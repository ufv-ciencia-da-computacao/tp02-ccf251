==> flow/design.v <==
module TP2(clk, reset, ok, tone, note, finish, type, display);
	input ok, tone, reset, clk;
	input [2:0] note;
	output reg finish;
	output reg [1:0] type;
	output [6:0] display;
	reg prev_ok;
	display7seg d7s(tone, note, display);
	localparam [4:0]	state_inicial = 5'b00000,
							state_n1      = 5'b00001,
							state_n2_p    = 5'b00010,
							state_n2_i    = 5'b00011,
							state_n2_f    = 5'b00100,
							state_n3_p    = 5'b00101,
							state_n3_i    = 5'b00110,
							state_n3_f    = 5'b00111,
							state_n4_p    = 5'b01000,
							state_n4_i    = 5'b01001,
							state_n4_f    = 5'b01010,
							state_n5_p    = 5'b01011,
							state_n5_i    = 5'b01100,
							state_n5_f    = 5'b01101,
							state_final_p = 5'b01110,
							state_final_i = 5'b01111,
							state_final_f = 5'b10000,
							state_error   = 5'b10001;
	localparam [2:0]	note_x  = 3'b000,
							note_c  = 3'b100,
							note_d  = 3'b010,
							note_e  = 3'b110,
							note_f  = 3'b001,
							note_g  = 3'b101,
							note_a  = 3'b011,
							note_b  = 3'b111;
	localparam [1:0]	type_none       = 2'b00,
							type_past       = 2'b01,
							type_infinitive = 2'b10,
							type_future     = 2'b11;
	localparam	process_finished      = 1'b1,
					process_not_finished  = 1'b0;
	reg [4:0] state;
	reg [4:0] next_state;
	always @(posedge clk) begin
		if(~reset) 
			state <= state_inicial;
		else 
			state <= next_state;
		prev_ok <= ok;
	end
	always @(ok, note, tone, state, prev_ok) begin		
		if(~ok && prev_ok) begin
			case(state)
				state_inicial: begin
					if(~tone && note == note_f) 
						next_state = state_n1;
					else 
						next_state = state_error;
				end
				state_n1: begin
					if(tone && note == note_c)
						next_state = state_n2_p;
					else if(tone && note == note_f)
						next_state = state_n2_i;
					else if(tone && note == note_b)
						next_state = state_n2_f;
					else
						next_state = state_error;
				end
				state_n2_p: begin
					if(note != note_x)
						next_state = state_n3_p;
					else
						next_state = state_error;
				end
				state_n2_i: begin
					if(note != note_x)
						next_state = state_n3_i;
					else
						next_state = state_error;
				end
				state_n2_f: begin
					if(note != note_x)
						next_state = state_n3_f;
					else
						next_state = state_error;
				end
				state_n3_p: begin
					if(note != note_x)
						next_state = state_n4_p;
					else
						next_state = state_error;
				end
				state_n3_i: begin
					if(note != note_x)
						next_state = state_n4_i;
					else
						next_state = state_error;
				end
				state_n3_f: begin
					if(note != note_x)
						next_state = state_n4_f;
					else
						next_state = state_error;
				end
				state_n4_p: begin
					if(~tone && note == note_g)
						next_state = state_n5_p;
					else
						next_state = state_error;
				end
				state_n4_i: begin
					if(~tone && note == note_g)
						next_state = state_n5_i;
					else
						next_state = state_error;
				end
				state_n4_f: begin
					if(~tone && note == note_g)
						next_state = state_n5_f;
					else
						next_state = state_error;
				end
				state_n5_p: begin
					if(note == note_x)
						next_state = state_final_p;
					else
						next_state = state_error;
				end
				state_n5_i: begin
					if(note == note_x)
						next_state = state_final_i;
					else
						next_state = state_error;
				end
				state_n5_f: begin
					if(note == note_x)
						next_state = state_final_f;
					else
						next_state = state_error;
				end
				state_final_p: begin
					next_state = state;
				end
				state_final_i: begin
					next_state = state;
				end
				state_final_f: begin
					next_state = state;
				end
				state_error: begin
					next_state = state;
				end
				default: begin
					next_state = state_inicial;
				end	
			endcase
		end
		else begin
			next_state = state;
		end
	end
	always @(state) begin
		case(state)
			state_final_p: begin
				finish = process_finished;
				type = type_past;
			end
			state_final_i: begin
				finish = process_finished;
				type = type_infinitive;
			end
			state_final_f: begin
				finish = process_finished;
				type = type_future;
			end
			state_error: begin
				finish = process_finished;
				type = type_none;
			end
			default: begin
				finish = process_not_finished;
				type = type_none;
			end
		endcase
	end
endmodule
module display7seg(tom, nota, saida);
	input 	tom;
	input 	[2:0] nota;
	output 	[6:0] saida;
	assign saida[0] = (~tom                                 ) |
							(       ~nota[0] & ~nota[1] & ~nota[2]);
	assign saida[1] = (                  ~nota[1] & ~nota[2]) |
							( tom &            ~nota[1]           ) |
							(       ~nota[0] & ~nota[1]           ) |
							( tom &  nota[0] &            ~nota[2]) |
							(~tom & ~nota[0] &            ~nota[2]);
	assign saida[2] = (                  ~nota[1] & ~nota[2]) |
							(~tom &            ~nota[1]           ) |
							(~tom &                        nota[2]) |
							(        nota[0] &  nota[1] &  nota[2]);
	assign saida[3] = ( tom &                        nota[2]) |
							( tom &             nota[1]           ) |
							(        nota[0] &  nota[1] & ~nota[2]) |
							(       ~nota[0] & ~nota[1] & ~nota[2]);
	assign saida[4] = ( tom & ~nota[0] &  nota[1] &  nota[2]) |
							(                  ~nota[1] & ~nota[2]) |
							(~tom &  nota[0] &  nota[1]           ) |
							(        nota[0] &  nota[1] & ~nota[2]);
	assign saida[5] = (       ~nota[0] & ~nota[1]           ) |
							(       ~nota[0] &             nota[2]) |
							( tom &            ~nota[1] & ~nota[2]) |
							(~tom &             nota[1] & ~nota[2]);
	assign saida[6] = (       ~nota[0] & ~nota[1] & ~nota[2]) |
							(        nota[0] & ~nota[1] &  nota[2]) |
							( tom & ~nota[0] &  nota[1]           );
endmodule
From RTL to reports: TP2
What the tools print for TP2, step after step.
Lines are those of the file above, counted from 1.
Cell names lack the library's common part.
{ "setup": {"top": "TP2", "clock_port": "clk", "library": "sky130hd", "pvt_corner": "tt_025C_1v80"} }

After elaboration
Yosys after proc, flatten, opt, wreduce and memory -nomap, before mapping. Memory bits, and registers merged into a memory's read port (data or address), are not among the register bits. Print and check cells are not counted. Equal cells are merged and count once.
{ "bits": {"in_bits": 7, "reg_bits": 6, "wordCells": 104, "out_inout_bits": 10} }
{ "classes": {"muxes": 19, "equal": 21, "bitwise": 51, "n_reduce_logical": 11} }
{ "ops": {"columns": ["cell", "count"], "rows": [
  ["case mux 5 bit (select 15 bit)", 1],
  ["two-way mux 5 bit", 15],
  ["equality test 5 x 4 -> 1 bit (second input constant)", 8],
  ["AND 1 bit", 26],
  ["equality test 5 x 3 -> 1 bit (second input constant)", 4],
  ["bitwise OR 1 bit", 19],
  ["equality test 5 x 2 -> 1 bit (second input constant)", 2],
  ["equality test 5 bit (second input constant)", 2],
  ["equality test 3 bit (second input constant)", 3],
  ["logical AND 1 bit", 6],
  ["NOT 1 bit", 6],
  ["case mux 2 bit (select 3 bit)", 1],
  ["equality test 5 x 1 -> 1 bit (second input constant)", 1],
  ["logical NOT 5 bit", 1],
  ["OR reduction 4 bit", 1],
  ["equality test 3 x 1 -> 1 bit (second input constant)", 1],
  ["logical NOT 3 bit", 1],
  ["nonzero test 3 bit", 1],
  ["AND reduction 2 bit", 1],
  ["two-way mux 1 bit", 2]
]} }

Logic depth
Yosys ltp: most cells in a row. Word level: on the elaborated netlist, between registers, memories and ports. Mapped: between sequential cells and ports; inverters and the memories' decode and read muxes count.
{ "logic_depth": {"depth_word": 7, "ABC_AREA": 0, "mapped_depth": 5, "ltp_nobuf": 4} }

Netlist
The flow's flattened synthesis, as Yosys stat reports it; memories are mapped. The netlist is that of the ABC_AREA named above (0 if unset); the other value can give another one.
{ "types": {"columns": ["type", "count", "type_area_um2"], "rows": [
  ["dfxtp_1", 19, 380.365],
  ["a22o_1", 10, 87.584],
  ["nand2_1", 12, 45.043],
  ["o21ai_0", 6, 30.029],
  ["a21o_1", 3, 22.522],
  ["a21oi_1", 4, 20.019],
  ["a22o_2", 2, 20.019],
  ["buf_2", 4, 20.019],
  ["nand4_1", 3, 18.768],
  ["nor3_4", 1, 16.266],
  ["a22oi_1", 2, 15.014],
  ["nor2_1", 4, 15.014],
  ["and2_1", 2, 12.512],
  ["nand2b_1", 2, 12.512],
  ["nor2_2", 2, 12.512],
  ["o31ai_2", 1, 12.512],
  ["or2_2", 2, 12.512],
  ["inv_1", 3, 11.261]
]} }
Other cell types: 16; their cells: 16.
{ "synth_totals": {"cell_count": 98, "seqArea_mm2": 0.0003804, "buffers": 5, "mapped_area_mm2": 0.0008909, "flip_flops": 19} }
By module: a second synthesis without flattening, with its own total; a netlist apart from the flattened one above.
{ "hier_totals": {"hier_cells": 96, "area_unflattened_mm2": 0.0009171} }
Each row is one instance without its submodules.
{ "by_module": {"columns": ["mod", "instances", "seq_area_mm2", "mod_area_mm2", "n_cells"], "rows": [
  ["TP2", 1, 0.0003804, 0.0007445, 74],
  ["display7seg", 1, 0, 0.0001727, 22]
]} }

Path before layout
OpenSTA on the mapped netlist: ideal clock, no wires. The path of least setup slack (recovery checks aside). Input and output delay are each 20% of the period. Register names are those of the netlist, which keeps one name where synthesis merged equal registers.
{ "synth_path": {"path_kind": "register -> output", "start": "reg state", "end": "out finish", "period_ns": 1.2, "required_ns": 0.960, "path_slack_ns": -0.015, "path_stages": 3, "t_arrival_ns": 0.975, "output_delay_ns": 0.240, "t_first_pin_ns": 0.000, "path_buffers": 0, "path_delay_ns": 0.975, "synth_period_reached_ns": 1.215} }
"path_delay_ns" = arrival - input delay + setup time.
A path that ends at an output port has no setup time.
"path_stages": output pins that drive a net of the path, with the launching flip-flop's if there is one; two outputs of one cell count as two.
"synth_period_reached_ns" = period - worst setup slack (recovery checks aside). The figure is calculated, with input and output delays left at 20% of the set period.
Where an end lacks its bit number, it is one bit of the signal, or one of the new flip-flops if synthesis recoded a state register.
{ "synth_between": {"cell_sequence": "dfxtp_1 -> or2_2 -> or3_1"} }
{ "synth_lines": {"columns": ["item", "line", "rtl"], "rows": [
  ["from (decl)", 41, "reg [4:0] state;"],
  ["from (assign)", 45, "state <= state_inicial;"],
  ["from (assign)", 47, "state <= next_state;"],
  ["to (decl)", 4, "output reg finish;"]
]} }
No chain of elaborated cells between the ends is given.
Nets of the timed path that keep an RTL name, with a line that drives or declares them; the list need not be complete.
{ "synth_named_nets": {"columns": ["signal", "line", "rtl"], "rows": [
  ["type[0]", 163, "case(state)"]
]} }

Worst path after layout
Path of least setup slack in the final report of run 1 (OpenROAD, finished layout, wires in). Where an end is a register, its clock arrival counts in the times.
{ "layout_path": {"path_kind": "input -> output", "start": "in note[2]", "end": "out display[0]", "path_stages": 5, "t_arrival_ns": 1.98, "path_slack_ns": -0.12, "period_ns": 2.33, "required_ns": 1.86, "output_delay_ns": 0.47, "path_buffers": 3, "input_delay_ns": 0.47, "t_first_pin_ns": 0.47} }
Between the ends stands the longest chain of elaborated cells between them, by number of cells; it is not shown to be the way that was timed. Of several equally long chains one is given.
A line is the first line of the expression or statement that the cell stems from. Yosys adds cells for indexed reads and writes and turns some case tables into memories.
{ "layout_between": {"cell_sequence": "clkdlybuf4s50_1 -> buf_2 -> nor3_4 -> nand2b_1 -> clkdlybuf4s50_1", "elab_chain_len": 3, "cone_cells": 3, "cone_classes": "3 x logic"} }
{ "layout_lines": {"columns": ["item", "line", "rtl"], "rows": [
  ["from (decl)", 3, "input [2:0] note;"],
  ["NOT 1 bit", 192, "( ~nota[0] & ~nota[1] & ~nota[2]);"],
  ["AND 1 bit", 192, null],
  ["bitwise OR 1 bit", 191, "assign saida[0] = (~tom ) |"],
  ["to (decl)", 6, "output [6:0] display;"]
]} }

Measured data: module TP2, platform sky130hd, 2 stored runs of the flow under differing settings, order arbitrary. Input and output delays are each 20% of the period that was set; the output load is 0.01 pF.
"period reached" is the run's clock period less its worst setup slack. It is reckoned from that one timing run; input and output delays stay at 20% of the period that was set.
"worst path time" = time allowed to the worst setup path (clock period - input delay - output delay, where it has them) - its slack; a late launch clock adds to it, a late capture clock takes from it.
"overall power": no workload was simulated; the value follows from the tool's default switching activity.

==> run 1: settings <==
{ "period_ns": 2.33, "CORE_UTILIZATION": 35, "SETUP_SLACK_MARGIN": -0.17, "PLACE_DENSITY_LB_ADDON": 0.02, "CORE_ASPECT_RATIO": 1.1, "CELL_PAD_IN_SITES_DETAIL_PLACEMENT": 1, "GPL_TIMING_DRIVEN": 0, "CTS_CLUSTER_DIAMETER": 204, "CAP_MARGIN": 20, "SLEW_MARGIN": 15, "MAX_ROUTING_LAYER": "met4", "CORE_MARGIN": 2 }
==> run 1: results <==
overall power: 0.5914 mW
utilization in the final report: 46.5%
mapped cell area after synthesis: 0.0008909 mm2
standard-cell area after routing: 0.0011386 mm2
period reached: 2.449 ns
total die area: 0.0029656 mm2
setup slack of the worst path: -0.119 ns
total negative slack: -0.391 ns
worst path time: 1.52 ns
critical path type: input -> output
smallest hold slack: 0.455 ns

==> run 2: settings <==
{ "period_ns": 0.916, "CORE_UTILIZATION": 32, "PLACE_DENSITY_LB_ADDON": 0.26, "CORE_ASPECT_RATIO": 0.89, "CORE_MARGIN": 10, "CELL_PAD_IN_SITES_GLOBAL_PLACEMENT": 2, "GPL_TIMING_DRIVEN": 0, "CAP_MARGIN": 20, "MIN_ROUTING_LAYER": "met2", "MAX_ROUTING_LAYER": "met5", "SLEW_MARGIN": 20 }
==> run 2: results <==
overall power: 1.633 mW
utilization in the final report: 57.5%
mapped cell area after synthesis: 0.0008909 mm2
standard-cell area after routing: 0.0014802 mm2
period reached: 1.488 ns
total die area: 0.005298 mm2
setup slack of the worst path: -0.572 ns
total negative slack: -3.730 ns
worst path time: 1.30 ns
critical path type: register -> output
smallest hold slack: 0.177 ns
